==> flow/design.v <==
module switch (
    input sys_clock,
    input switch_in,
    output reg switch_out 
);
reg [7:0] div_clk;
reg [3:0] counter;
always @(posedge sys_clock) begin
    div_clk <= div_clk + 8'b1;
end
always @(posedge sys_clock) begin
    if(div_clk == 8'd255) begin
        if(switch_out) begin
            if(switch_in) begin
                counter <= counter + 4'b1;
            end else begin
                counter <= 4'b0;
            end
        end else begin
            if(~switch_in) begin
                counter <= counter + 4'b1;
            end else begin
                counter <= 4'b0;
            end
        end
        if (counter == 4'd15) begin
            switch_out <= ~switch_out;
        end
    end
end
endmodule
# == Step by step through the tools: switch ==
# What the tools print for switch, step after step.
# Line numbers count from 1 in the design file above.
# Cell names lack the library's common part.
# A cell with - has no value.
# inputs
design,switch
clock,sys_clock
lib,sky130hd
lib_corner,tt_025C_1v80

# == After elaboration ==
# Yosys after proc, flatten, opt, wreduce and memory -nomap, before mapping. Enables and synchronous resets that opt folds into registers are not counted as muxes. Memory bits, and registers merged into a memory's read port (data or address), are not among the register bits. Print and check cells are not counted. Equal cells are merged and count once.
# bits
clocked_rd_ports_x_width,0
ram_bits,0
rom_bits,0
memories,0
word_cells,12
ff_bits,13
latch_bits,0
# classes
n_reduce_logical,1
cmp,0
n_eq,2
shift,0
n_mux,3
logic,1
n_mul,0
n_addsub,2
n_div,0
# op_table
operator,n
4-bit 2-to-1 mux,3
8-bit by 1-bit adder with 8-bit output (second input constant),1
8-bit == test (second input constant),1
4-bit by 1-bit adder with 4-bit output (second input constant),1
4-bit == test (second input constant),1
2-bit AND reduction,1
1-bit NOT,1

# == Depth ==
# Depth = most cells in a row (Yosys ltp): at word level without a register or memory, in the mapped netlist without a sequential cell, where the memories' decode and read muxes count.
# logic_depth
word_depth,3
ABC_AREA,0
ltp_mapped,4
depth_no_buf,4

# == Netlist ==
# Source: synth_stat.txt of the flow (Yosys; design flattened, memories mapped). It holds for the ABC_AREA given above (unset counts as 0); a run with the other value may have another netlist.
# The area totals of this step are shown rounded.
# synth_totals
buffers,0
yosys_area_um2,510
ff_cells,13
seq_area_um2,310
stdcells,43
# types
cell,n,type_area_um2
dfxtp_1,8,160.154
edfxtp_1,5,150.144
xor2_1,5,43.792
xnor2_1,4,35.034
ha_1,2,25.024
nand3_1,5,25.024
nor2_1,6,22.522
nand4_2,1,12.512
inv_1,3,11.261
and4_1,1,8.758
and3_2,1,7.507
nor2_2,1,6.256
nand2_1,1,3.754

# == Timing after synthesis ==
# OpenSTA on the mapped netlist: ideal clock, no wires. The path of least setup slack (recovery checks aside). Input and output delay are each 20% of the period. Register names are those of the netlist, which keeps one name where synthesis merged equal registers.
# synth_timing
kind,register -> register
start,register div_clk[0]
end,register switch_out
path_delay_ns,1.315
launch_ns,0.000
arrival_time_ns,1.021
slack_ns,1.346
clock_period_ns,2.66
setup_ns,0.294
path_stages,5
synth_period_reached_ns,1.314
# "path_delay_ns" = arrival - input delay + setup time.
# "path_stages" counts driving pins, that of a launching flip-flop among them; a cell with two outputs on the path counts twice.
# "synth_period_reached_ns" is the clock period less the worst setup slack; recovery checks do not enter. This is arithmetic on one report: input and output delays are still those of the set period (20% each).
# Between the ends stands the longest chain of elaborated cells between them, by number of cells; it is not shown to be the way that was timed. Of several equally long chains one is given.
# A line is the first line of the expression or statement that the cell stems from. Yosys adds cells for indexed reads and writes and turns some case tables into memories.
# synth_between
path_cell_list,dfxtp_1 ha_1 nand3_1 nor2_2 and4_1
elab_chain_len,2
cone_cells,2
cone_lines,1
# synth_lines
item,line_no,rtl
"start, declared",6,reg [7:0] div_clk;
"start, assigned",9,div_clk <= div_clk + 8'b1;
8-bit == test,12,if(div_clk == 8'd255) begin
2-bit AND reduction,-,
"end, assigned",27,switch_out <= ~switch_out;
"end, declared",4,output reg switch_out

# switch on sky130hd: 2 stored runs with different settings, listed in no order. Input and output delays are each 20% of the period that was set; the output load is 0.01 pF.
# Settings: n/a = not set for that run.
run name,period_ns,CORE_UTILIZATION,PLACE_DENSITY,CELL_PAD_IN_SITES_GLOBAL_PLACEMENT,CELL_PAD_IN_SITES_DETAIL_PLACEMENT,TNS_END_PERCENT,GPL_TIMING_DRIVEN,GPL_ROUTABILITY_DRIVEN,CTS_CLUSTER_SIZE,CAP_MARGIN,SLEW_MARGIN,CORE_MARGIN,SETUP_SLACK_MARGIN
stored run 1,1.01,53,0.69,3,0,95,1,0,59,40,35,2,n/a
stored run 2,2.44,70,0.82,3,n/a,100,1,1,77,35,20,6,0.14
# Stored run 1: did not finish, placement stopped with GPL-0301
# Stored run 2: did not finish, floorplanning stopped with PDN-0185
