==> flow/design.v <==
module led (
    input sys_clk,           
    input sys_rst_n,         
    output reg [5:0] led     
);
    reg [23:0] counter;
    always @(posedge sys_clk or negedge sys_rst_n) begin
        if (!sys_rst_n)
            counter <= 24'd0;
        else if (counter < 24'd1349_9999)        
            counter <= counter + 1'b1;
        else
            counter <= 24'd0;
    end
    always @(posedge sys_clk or negedge sys_rst_n) begin
        if (!sys_rst_n)
            led <= 6'b111110;
        else if (counter == 24'd1349_9999)        
            led[5:0] <= {led[4:0],led[5]};
        else
            led <= led;
    end
endmodule
# Step by step through the tools: led
# Tool output for the design above, in the order of the flow.
# Lines are those of the file above, counted from 1.
# Cell names lack the library's common part.
# Not given: n/a
[setup]
top = "led"
clk_port = "sys_clk"
lib = "sky130hd"
pvt_corner = "tt_025C_1v80"

# Word level
# Counts by Yosys on the flattened word-level netlist (proc, flatten, opt, wreduce; memories kept). Register bits leave out memories and registers merged into their read ports (data or address); mux counts leave out enables and synchronous resets folded into registers. Print and check cells are left out. Cells with the same type and inputs are merged into one.
[word_totals]
regBits = 30
input_bits = 2
out_inout_bits = 6
wordCells = 6
[op_classes]
addsub = 1
cmp = 1
equal = 1
mux = 1
[op_table]
columns = ["cell", "count"]
rows = [
  ["24-bit by 1-bit adder with 24-bit output (second input constant)", 1],
  ["24-bit less-than comparator (second input constant)", 1],
  ["24-bit == test (second input constant)", 1],
  ["24-bit two-way mux", 1],
]

# Depth
# Depth = most cells in a row (Yosys ltp): at word level without a register or memory, in the mapped netlist without a sequential cell, where the memories' decode and read muxes count.
[logic_depth]
depth_word = 2
abc_area = 0
mapped_depth = 6
mapped_depth_nobuf = 5

# After synthesis
# The flow's flattened synthesis, as Yosys stat reports it; memories are mapped. The netlist is that of the ABC_AREA named above (0 if unset); the other value can give another one.
# Totals and module areas in this step are rounded.
[by_type]
columns = ["cell", "count", "type_area_um2"]
rows = [
  ["dfrtp_1", 25, 625.6],
  ["dfstp_2", 5, 131.376],
  ["xnor2_1", 10, 87.584],
  ["a21oi_1", 14, 70.067],
  ["mux2_2", 6, 67.565],
  ["a22oi_1", 7, 52.55],
  ["or3_1", 6, 37.536],
  ["nand3_1", 7, 35.034],
  ["nor4_1", 5, 31.28],
  ["nand2_1", 8, 30.029],
  ["o21ai_0", 6, 30.029],
  ["xor2_1", 3, 26.275],
  ["nand4_1", 4, 25.024],
  ["o31ai_1", 3, 22.522],
  ["or4_1", 3, 22.522],
  ["or4_4", 2, 22.522],
  ["nand4_4", 1, 21.27],
  ["o31ai_4", 1, 21.27],
]
# Other cell types: 18; their cells: 30.
[synth_totals]
cells = 146
area_um2 = 1558
sequential_area_um2 = 757.0
ff_cells = 30
buffers = 7

# Worst setup path after synthesis
# Source: OpenSTA report_checks on the synthesized netlist (no wires, ideal clock, input and output delay 20% of the period each), path of least setup slack; recovery checks are left aside. Register names are those of the netlist, which keeps one name where synthesis merged equal registers.
[synth_path]
path_type = "register to register"
start = "register counter[0]"
end = "register counter[22]"
period_ps = 2480
setup_time_ps = 87
t_first_pin_ps = 0
t_arrival_ps = 1794
required_time_ps = 2393
slack_ps = 599
path_delay_ps = 1881
stages = 7
path_buffers = 1
period_less_setup_slack_ps = 1881
# "path_delay_ps" = arrival - input delay + setup time.
# "stages" counts driving pins, that of a launching flip-flop among them; a cell with two outputs on the path counts twice.
# "period_less_setup_slack_ps" is the clock period less the worst setup slack; recovery checks do not enter. This is arithmetic on one report: input and output delays are still those of the set period (20% each).
# The rows between start and end are the longest chain of elaborated cells between them; the timing report does not say that the signal goes this way. Where chains are equally long, one stands for them.
# Each line given opens the expression or statement behind the cell; cells for indexed reads and writes are added by Yosys, which also makes memories of some case tables.
# A register here has more assigning lines than the two given.
[synth_between]
cell_sequence = "dfrtp_1 > ha_1 > nand4_1 > or3_1 > clkbuf_1 > or4_1 > a22oi_1"
elab_chain_cells = 2
cells_between = 3
lines_between = 2
classes_between = "add/sub (1); compare (1); mux (1)"
[synth_rtl]
columns = ["item", "line_no", "source"]
rows = [
  ["from (decl)", 6, "reg [23:0] counter;"],
  ["from (assign)", 9, "counter <= 24'd0;"],
  ["from (assign)", 11, "counter <= counter + 1'b1;"],
  ["24-bit by 1-bit adder with 24-bit output", 11, ""],
  ["24-bit two-way mux", 10, "else if (counter < 24'd1349_9999)"],
  ["to (assign)", 9, ""],
  ["to (assign)", 11, ""],
  ["to (decl)", 6, ""],
]

# Timing after layout
# Path of least setup slack in the final report of flow run A (OpenROAD, finished layout, wires in). Where an end is a register, its clock arrival counts in the times.
# The path's times are printed in steps of 10 ps; the period is the one set.
[layout_path]
path_type = "register to register"
start = "register counter[0]"
end = "register counter[22]"
period_ps = 2610
setup_time_ps = 90
t_first_pin_ps = 280
t_arrival_ps = 2270
required_time_ps = 2800
slack_ps = 540
stages = 6
path_buffers = 0
# The rows between start and end are the longest chain of elaborated cells between them; the timing report does not say that the signal goes this way. Where chains are equally long, one stands for them.
# A register here has more assigning lines than the two given.
[layout_between]
cell_sequence = "dfrtp_1 > ha_1 > nand4_1 > or3_1 > or4_1 > a22oi_1"
elab_chain_cells = 2
cells_between = 3
lines_between = 2
classes_between = "add/sub (1); compare (1); mux (1)"
[layout_rtl]
columns = ["item", "line_no", "source"]
rows = [
  ["from (decl)", 6, "reg [23:0] counter;"],
  ["from (assign)", 9, "counter <= 24'd0;"],
  ["from (assign)", 11, "counter <= counter + 1'b1;"],
  ["24-bit by 1-bit adder with 24-bit output", 11, ""],
  ["24-bit two-way mux", 10, "else if (counter < 24'd1349_9999)"],
  ["to (assign)", 9, ""],
  ["to (assign)", 11, ""],
  ["to (decl)", 6, ""],
]

--- measured runs ---
Record of 2 stored runs of the RTL-to-layout flow on led, platform sky130hd. The runs are unordered. Constraints: input delay and output delay 20% of the set period each, output load 0.01 pF.
"period_less_ws_ps" is the run's clock period less its worst setup slack. It is reckoned from that one timing run; input and output delays stay at 20% of the period that was set.
"timing.worst_path_ps": the worst setup path's part of the clock period (all of it between registers, 20% less for each end at a port) less its slack. A launch clock that arrives late makes it longer, a capture clock that arrives late makes it shorter.
By "power.total_w" is meant OpenSTA's value without simulated activity: inputs other than the clock are taken to toggle once in ten clock periods, and the tool carries that through the logic.
"timing.worst_path_ps" is given in steps of 10 ps.
The results are shown rounded.

# flow run A
==> flow/run.sh <==
#!/bin/bash
# the make line also repeats the synthesis and layout settings of config.mk as NAME=value (left out here)
make -C /OpenROAD-flow-scripts/flow DESIGN_CONFIG=/design/flow/config.mk WORK_HOME=/design/flow/orfs CLKGATE_MAP_FILE= finish
==> flow/config.mk <==
export PLATFORM = sky130hd
export DESIGN_NAME = led
export DESIGN_NICKNAME = led
export VERILOG_FILES = /design/flow/design.v
export SDC_FILE = /design/flow/constraint.sdc
export NUM_CORES = 4
export LEC_CHECK = 0
export CAP_MARGIN = 20
export CELL_PAD_IN_SITES_DETAIL_PLACEMENT = 2
export CORE_ASPECT_RATIO = 1.95
export CORE_MARGIN = 2
export CORE_UTILIZATION = 25
export GPL_ROUTABILITY_DRIVEN = 1
export MIN_ROUTING_LAYER = met1
export PLACE_DENSITY = 0.42
export SLEW_MARGIN = 20
==> flow/constraint.sdc <==
create_clock -name core_clock -period 2.61 [get_ports {sys_clk}]
set_input_delay 0.5220 -clock core_clock [delete_from_list [all_inputs] [get_ports {sys_clk}]]
set_output_delay 0.5220 -clock core_clock [all_outputs]
set_load 0.01 [all_outputs]

==> flow run A: results <==
final_stdcell_area_um2=1888
period_less_ws_ps=2074
power.total_w=0.001063
final_util_pct=30.9
synthesis_area_um2=1558
die_footprint_um2=6914
timing.setup.tns_ps=0
timing.setup.ws_ps=536
timing.worst_path_ps=2070
critical_path_kind="register to register"

# flow run B
==> flow/run.sh <==
#!/bin/bash
# the make line also repeats the synthesis and layout settings of config.mk as NAME=value (left out here)
make -C /OpenROAD-flow-scripts/flow DESIGN_CONFIG=/design/flow/config.mk WORK_HOME=/design/flow/orfs CLKGATE_MAP_FILE= finish
==> flow/config.mk <==
export PLATFORM = sky130hd
export DESIGN_NAME = led
export DESIGN_NICKNAME = led
export VERILOG_FILES = /design/flow/design.v
export SDC_FILE = /design/flow/constraint.sdc
export NUM_CORES = 4
export LEC_CHECK = 0
export ABC_AREA = 1
export CAP_MARGIN = 35
export CORE_ASPECT_RATIO = 1.14
export CORE_MARGIN = 4
export CORE_UTILIZATION = 65
export CTS_CLUSTER_DIAMETER = 296
export GPL_ROUTABILITY_DRIVEN = 0
export GPL_TIMING_DRIVEN = 0
export HOLD_SLACK_MARGIN = 0.16
export MAX_ROUTING_LAYER = met5
export MIN_ROUTING_LAYER = met2
export SETUP_SLACK_MARGIN = 0.34
export SLEW_MARGIN = 20
export TNS_END_PERCENT = 60
==> flow/constraint.sdc <==
create_clock -name core_clock -period 1.45 [get_ports {sys_clk}]
set_input_delay 0.2900 -clock core_clock [delete_from_list [all_inputs] [get_ports {sys_clk}]]
set_output_delay 0.2900 -clock core_clock [all_outputs]
set_load 0.01 [all_outputs]

==> flow run B: results <==
final_stdcell_area_um2=2356
period_less_ws_ps=1500
power.total_w=0.001519
final_util_pct=88.8
synthesis_area_um2=1790
die_footprint_um2=3660
timing.setup.tns_ps=-631
timing.setup.ws_ps=-50
timing.worst_path_ps=1500
critical_path_kind="register to register"
--- end ---
